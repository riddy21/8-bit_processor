==> flow/design.v <==
module alu(
    input [7:0] a, b,
    input sub, en, flag_clk, flag_clr, flag_en,
    output reg [7:0] ans, 
    output reg carry, is_zero
);
    integer ans_wcarry;
    always @(*) begin
        case (sub)
            1 : ans_wcarry = a - b;
            0 : ans_wcarry = a + b;
        endcase
        if (en)
            ans = ans_wcarry[7:0];
        else
            ans = 8'bz;
    end
    always @(posedge flag_clk or posedge flag_clr) begin
        if (flag_clr) begin
            carry = 0;
            is_zero = 0;
        end
        else if (flag_en) begin
            carry = ans_wcarry[8];
            is_zero = (ans_wcarry  == 0);
        end
    end
endmodule
-- Step by step through the tools: alu
Tool output for the design above, in the order of the flow.
Lines are those of the file above, counted from 1.
The mark - stands for no value.
- top module: alu
- clock input: flag_clk
- library: sky130hd
- timing corner: tt_025C_1v80

-- Elaborated design
Yosys after proc, flatten, opt, wreduce and memory -nomap, before mapping. Memory bits, and registers merged into a memory's read port (data or address), are not among the register bits. Print and check cells are not counted. Equal cells are merged and count once.
- noted register bits: 2
- noted latch bits: 0
- bits in writable memories at 0
- bits in read-only memories at 0
- clocked read ports x word width: 0
- noted memories kept: 0
- input port bits at 21
- output and inout bits at 10
- noted elaborated cells: 8
- add/subtract/negate cells at 2
- $mul: 0
- divide/modulo/power cells at 0
- noted order comparisons: 0
- eq/ne operators at 0
- noted shifts and indexed selects: 0
- noted muxes and demuxes: 2
- bitwise operators: 1
- reduce/logical cells: 1
- operator list (cell ; count):
    32-bit case mux with 2-bit select ; 1
    32-bit zero test ; 1
    8-bit by 8-bit adder with 9-bit output ; 1
    8-bit by 8-bit subtractor with 9-bit output ; 1
    8-bit two-way mux ; 1
    1-bit inverter ; 1

-- Depth
Longest topological path by Yosys (ltp), each cell counted once; first at word level (registers and memories cut), then after technology mapping (sequential cells cut; the memories' decode and read muxes count).
- noted depth in word-level cells: 3
- noted ABC_AREA: 0
- noted depth in mapped cells: 9
- depth with buffers taken out: 9

-- Netlist
Yosys stat after the flow's synthesis: flattened, memories mapped to cells. It holds for the ABC_AREA given above (unset counts as 0); a run with the other value may have another netlist.
Totals and module areas in this step are rounded.
- noted standard cells after synthesis: 120
- noted synthesis area: 876 sq um
- area of sequential cells: 50.0 sq um
- flip-flops: 2
- noted buffer cells: 11
- cells by type (type ; count ; total area (sq um)):
    sky130_fd_sc_hd__ha_1 ; 16 ; 200.192
    sky130_fd_sc_hd__inv_1 ; 17 ; 63.811
    sky130_fd_sc_hd__buf_4 ; 8 ; 60.058
    sky130_fd_sc_hd__dfrtp_1 ; 2 ; 50.048
    sky130_fd_sc_hd__a21oi_1 ; 8 ; 40.038
    sky130_fd_sc_hd__fa_1 ; 2 ; 40.038
    sky130_fd_sc_hd__nor2b_1 ; 5 ; 31.28
    sky130_fd_sc_hd__nor2_1 ; 8 ; 30.029
    sky130_fd_sc_hd__o21ai_0 ; 5 ; 25.024
    sky130_fd_sc_hd__nand2_1 ; 6 ; 22.522
    sky130_fd_sc_hd__or4_1 ; 3 ; 22.522
    sky130_fd_sc_hd__o311ai_1 ; 2 ; 17.517
    sky130_fd_sc_hd__xnor2_1 ; 2 ; 17.517
    sky130_fd_sc_hd__xor2_1 ; 2 ; 17.517
    sky130_fd_sc_hd__o41ai_2 ; 1 ; 16.266
    sky130_fd_sc_hd__a211oi_1 ; 2 ; 15.014
    sky130_fd_sc_hd__a21o_1 ; 2 ; 15.014
    sky130_fd_sc_hd__o21a_1 ; 2 ; 15.014
Other cell types: 19; their cells: 27.

-- Path before layout
OpenSTA on the mapped netlist: ideal clock, no wires. The path of least setup slack (recovery checks aside). Input and output delay are each 20% of the period. Register names are those of the netlist, which keeps one name where synthesis merged equal registers.
- kind: input -> output
- start: input a[0]
- end: output ans[6]
- clock period: 4.9 ns
- external input delay at 0.980 ns
- noted output delay: 0.980 ns
- time at the first pin at 0.980 ns
- noted arrival time: 2.425 ns
- required time: 3.920 ns
- slack at 1.495 ns
- noted delay of the path: 1.445 ns
- noted driving pins on the path: 9
- path buffers at 1
- period reached after synthesis: 3.405 ns
"delay of the path" = arrival - input delay + setup time.
At an output port there is no setup time.
"driving pins on the path" counts driving pins, that of a launching flip-flop among them; a cell with two outputs on the path counts twice.
"period reached after synthesis" = period - worst setup slack (recovery checks aside). The figure is calculated, with input and output delays left at 20% of the set period.
The rows between start and end are the longest chain of elaborated cells between them; the timing report does not say that the signal goes this way. Where chains are equally long, one stands for them.
Each line given opens the expression or statement behind the cell; cells for indexed reads and writes are added by Yosys, which also makes memories of some case tables.
- cell sequence: sky130_fd_sc_hd__inv_1 sky130_fd_sc_hd__ha_1 sky130_fd_sc_hd__fa_1 sky130_fd_sc_hd__nor2b_1 sky130_fd_sc_hd__o2111ai_1 sky130_fd_sc_hd__a21oi_1 sky130_fd_sc_hd__a31oi_1 sky130_fd_sc_hd__xnor2_1 sky130_fd_sc_hd__buf_4
- length of the longest elaborated chain: 3
- elaborated cells between the ends (all ways) at 4
- RTL lines with such cells: 4
- those cells by class: add/sub: 2; mux: 2
- ends and longest elaborated chain, post-synthesis (what ; RTL line ; RTL):
    start: declaration ; 2 ; input [7:0] a, b,
    8-bit by 8-bit adder with 9-bit output ; 11 ; 0 : ans_wcarry = a + b;
    32-bit case mux with 2-bit select ; 9 ; case (sub)
    8-bit two-way mux ; 13 ; if (en)
    end: declaration ; 4 ; output reg [7:0] ans,
Nets of the timed path that keep an RTL name, with a line that drives or declares them; the list need not be complete.
- named nets, post-synthesis (net ; RTL line):
    ans_wcarry[6] ; 9

-- Worst path after layout
Path of least setup slack in the final report of entry A (OpenROAD, finished layout, wires in). Where an end is a register, its clock arrival counts in the times.
- kind: input -> output
- start: input a[0]
- end: output ans[4]
- clock period: 3.84 ns
- external input delay at 0.77 ns
- noted output delay: 0.77 ns
- time at the first pin at 0.77 ns
- noted arrival time: 2.90 ns
- required time: 3.07 ns
- slack at 0.17 ns
- noted driving pins on the path: 10
- path buffers at 2
The rows between start and end are the longest chain of elaborated cells between them; the timing report does not say that the signal goes this way. Where chains are equally long, one stands for them.
- cell sequence: sky130_fd_sc_hd__clkdlybuf4s50_1 sky130_fd_sc_hd__inv_1 sky130_fd_sc_hd__ha_1 sky130_fd_sc_hd__fa_2 sky130_fd_sc_hd__nor2b_2 sky130_fd_sc_hd__o21a_1 sky130_fd_sc_hd__o21ai_0 sky130_fd_sc_hd__and3_1 sky130_fd_sc_hd__or2_1 sky130_fd_sc_hd__dlygate4sd2_1
- length of the longest elaborated chain: 3
- elaborated cells between the ends (all ways) at 4
- RTL lines with such cells: 4
- those cells by class: add/sub: 2; mux: 2
- ends and longest elaborated chain, post-layout (what ; RTL line ; RTL):
    start: declaration ; 2 ; input [7:0] a, b,
    8-bit by 8-bit adder with 9-bit output ; 11 ; 0 : ans_wcarry = a + b;
    32-bit case mux with 2-bit select ; 9 ; case (sub)
    8-bit two-way mux ; 13 ; if (en)
    end: declaration ; 4 ; output reg [7:0] ans,

Ticket comment

Flow measurements of alu on sky130hd: 2 stored runs with different settings, listed in no order. Input and output delays are each 20% of the period that was set; the output load is 0.01 pF.
"clock period achieved" = clock period - worst setup slack. The figure is calculated, with input and output delays left at 20% of the set period.
"time of the worst setup path" means the part of the period allowed to the worst setup path (the constraints hold back 20% at inputs and 20% at outputs) less its slack; where the path has registers, the arrival times of their clocks count too.
"total design power" is the tool's figure for a default switching activity; nothing was simulated.
Measured values are rounded.

Entry A
Settings were period_ns = 3.84; CAP_MARGIN = 20; CORE_MARGIN = 2; CORE_UTILIZATION = 40; SLEW_MARGIN = 20
- area of the synthesized netlist at 876 sq um
- noted the standard-cell area after routing: 1280 sq um
- setup slack of the worst path: 0.171 ns
- setup TNS at 0.000 ns
- total die area at 2580 sq um
- clock period achieved at 3.669 ns
- lowest hold slack: 0.482 ns
- time of the worst setup path at 2.13 ns
- critical path kind: input -> output
- post-route utilization at 63.2 %
- total design power at 259 uW

Entry B
Settings were period_ns = 3.73; CORE_UTILIZATION = 15; SETUP_SLACK_MARGIN = -0.3; PLACE_DENSITY_LB_ADDON = 0.28; CORE_ASPECT_RATIO = 0.83; CORE_MARGIN = 5; CELL_PAD_IN_SITES_GLOBAL_PLACEMENT = 0; ABC_AREA = 0; CTS_CLUSTER_SIZE = 91; CAP_MARGIN = 40; MIN_ROUTING_LAYER = met1; SLEW_MARGIN = 20
- post-route utilization at 25.4 %
- time of the worst setup path at 2.40 ns
- critical path kind: input -> output
- clock period achieved at 3.894 ns
- noted the standard-cell area after routing: 1440 sq um
- area of the synthesized netlist at 876 sq um
- total die area at 7470 sq um
- lowest hold slack: 0.479 ns
- setup slack of the worst path: -0.164 ns
- total design power at 320 uW
- setup TNS at -0.271 ns
