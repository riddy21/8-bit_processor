==> flow/design.v <==
module register_8 (
    input clk, clr, en, load,
    input [7:0] data_in,
    output reg [7:0] data_out
);
    reg [7:0] data;
    always @(posedge clk) begin
        if (en) begin
            if (clr)
                data = 8'b0;
            else if (load)
                data = data_in;
            data_out = data;
        end
        else
            data_out = 8'bz;
    end
endmodule
From RTL to reports: register_8
Tool output for the design above, in the order of the flow.
Lines are those of the file above, counted from 1.
Library cell names are shortened.
A cell with -- has no value.
Inputs
  top module: register_8
  clock port: clk
  cell library: sky130hd
  timing corner: tt_025C_1v80

After elaboration
Yosys after proc, flatten, opt, wreduce and memory -nomap, before mapping. Enables and synchronous resets that opt folds into registers are not counted as muxes. Memory bits, and registers merged into a memory's read port (data or address), are not among the register bits. Print and check cells are not counted. Equal cells are merged and count once.
Cells by class
  mux-type cells: 3
Operators by type and width (count)
  2-to-1 mux 8 bit: 3
Bit counts
  register bits: 16
  bits of input ports: 12
  elaborated cells: 5

Logic depth
Depth = most cells in a row (Yosys ltp): at word level without a register or memory, in the mapped netlist without a sequential cell, where the memories' decode and read muxes count.
Depth
  word-level depth: 3
  ABC_AREA: 0
  gate-level depth with buffers: 3
  depth with buffers taken out: 2

Mapped cells and area
Yosys stat after the flow's synthesis: flattened, memories mapped to cells. It holds for the ABC_AREA given above (unset counts as 0); a run with the other value may have another netlist.
Synthesis totals
  cell count: 34
  synthesis area: 0.0005255 sq mm
  sequential area: 0.0004004 sq mm
  mapped flip-flops: 16
Cells by type (count)
  edfxtp_1: 8
  dfxtp_1: 8
  mux2i_1: 8
  nor2_1: 8
  buf_6: 1
  buf_1: 1

Timing after synthesis
OpenSTA on the mapped netlist: ideal clock, no wires. The path of least setup slack (recovery checks aside). Input and output delay are each 20% of the period. Register names are those of the netlist, which keeps one name where synthesis merged equal registers.
Path after synthesis
  kind: input port to flip-flop
  from: in load
  to: reg data[0]
  period: 1.03 ns
  input delay: 0.206 ns
  setup time: 0.267 ns
  arrival time: 0.551 ns
  required time: 0.763 ns
  path slack: 0.213 ns
  delay of the path: 0.612 ns
  stages: 3
  path buffers: 1
  synthesis period reached: 0.817 ns
"delay of the path" = arrival - input delay + setup time.
"stages" counts driving pins, that of a launching flip-flop among them; a cell with two outputs on the path counts twice.
"synthesis period reached" is the clock period less the worst setup slack; recovery checks do not enter. This is arithmetic on one report: input and output delays are still those of the set period (20% each).
The rows between start and end are the longest chain of elaborated cells between them; the timing report does not say that the signal goes this way. Where chains are equally long, one stands for them.
Each line given opens the expression or statement behind the cell; cells for indexed reads and writes are added by Yosys, which also makes memories of some case tables.
On the way, after synthesis
  path through: buf_6 > mux2i_1 > nor2_1
  cells in the longest elaborated chain: 2
RTL lines, path after synthesis
  start: declaration: RTL line 2  | input clk, clr, en, load,
  2-to-1 mux 8 bit: RTL line 11  | else if (load)
  2-to-1 mux 8 bit: RTL line 9  | if (clr)
  end: assignment: RTL line 10  | data = 8'b0;
  end: assignment: RTL line 12  | data = data_in;
  end: declaration: RTL line 6  | reg [7:0] data;

Path in the finished layout
From the final timing report of flow run 1: the path of least setup slack in the routed layout; clock arrival at registers is part of the times.
Path post-layout
  kind: flip-flop to output port
  from: reg data_out[0]
  to: out data_out[0]
  period: 0.855 ns
  arrival time: 0.75 ns
  required time: 0.68 ns
  path slack: -0.06 ns
  stages: 2
  path buffers: 1
On the way, post-layout
  path through: dfxtp_1 > buf_2
  cells in the longest elaborated chain: 0
RTL lines, path post-layout
  start: declaration: RTL line 4  | output reg [7:0] data_out
  start: assignment: RTL line 13  | data_out = data;
  start: assignment: RTL line 16  | data_out = 8'bz;
  end: declaration: RTL line 4

Subject: flow runs of register_8

Hi,

Design register_8 on sky130hd. What follows are 2 stored runs of the flow, each under its own settings; their order means nothing. The constraints put input and output delay at 20% of the set period each and load the outputs with 0.01 pF.
"achieved clock period": clock period set for the run, less the worst setup slack. It is reckoned from that one timing run; input and output delays stay at 20% of the period that was set.
By "worst setup path time" is meant the share of the clock period that the worst setup path is allowed (20% is reserved at inputs, 20% at outputs), minus its slack. Clock arrival times at its registers enter into it.
By "power" is meant OpenSTA's value without simulated activity: inputs other than the clock are taken to toggle once in ten clock periods, and the tool carries that through the logic.
[flow run 1] settings: period_ns=0.855, CORE_UTILIZATION=53, CAP_MARGIN=20, CORE_MARGIN=2, SLEW_MARGIN=20
[flow run 1] result: chip area after synthesis (Yosys) 0.0005255 sq mm, die area 0.0012595 sq mm, standard-cell area of the final layout 0.0007682 sq mm, utilization 0.833, worst setup slack after layout -0.061 ns, total negative slack -0.525 ns, worst hold slack 0.493 ns, power 1.476 mW, achieved clock period 0.916 ns, worst setup path time 0.75 ns, worst setup path kind flip-flop to output port
[flow run 2] settings: period_ns=0.566, CORE_UTILIZATION=23, PLACE_DENSITY_LB_ADDON=0.24, CORE_ASPECT_RATIO=0.51, CORE_MARGIN=8, GPL_ROUTABILITY_DRIVEN=0, CTS_CLUSTER_SIZE=38, CTS_CLUSTER_DIAMETER=191, MIN_ROUTING_LAYER=met1, CAP_MARGIN=20, SLEW_MARGIN=20
[flow run 2] result: chip area after synthesis (Yosys) 0.0005255 sq mm, die area 0.0041577 sq mm, standard-cell area of the final layout 0.0008183 sq mm, utilization 0.378, worst setup slack after layout -0.265 ns, total negative slack -4.507 ns, worst hold slack 0.363 ns, power 2.445 mW, achieved clock period 0.831 ns, worst setup path time 0.83 ns, worst setup path kind flip-flop to flip-flop

Regards
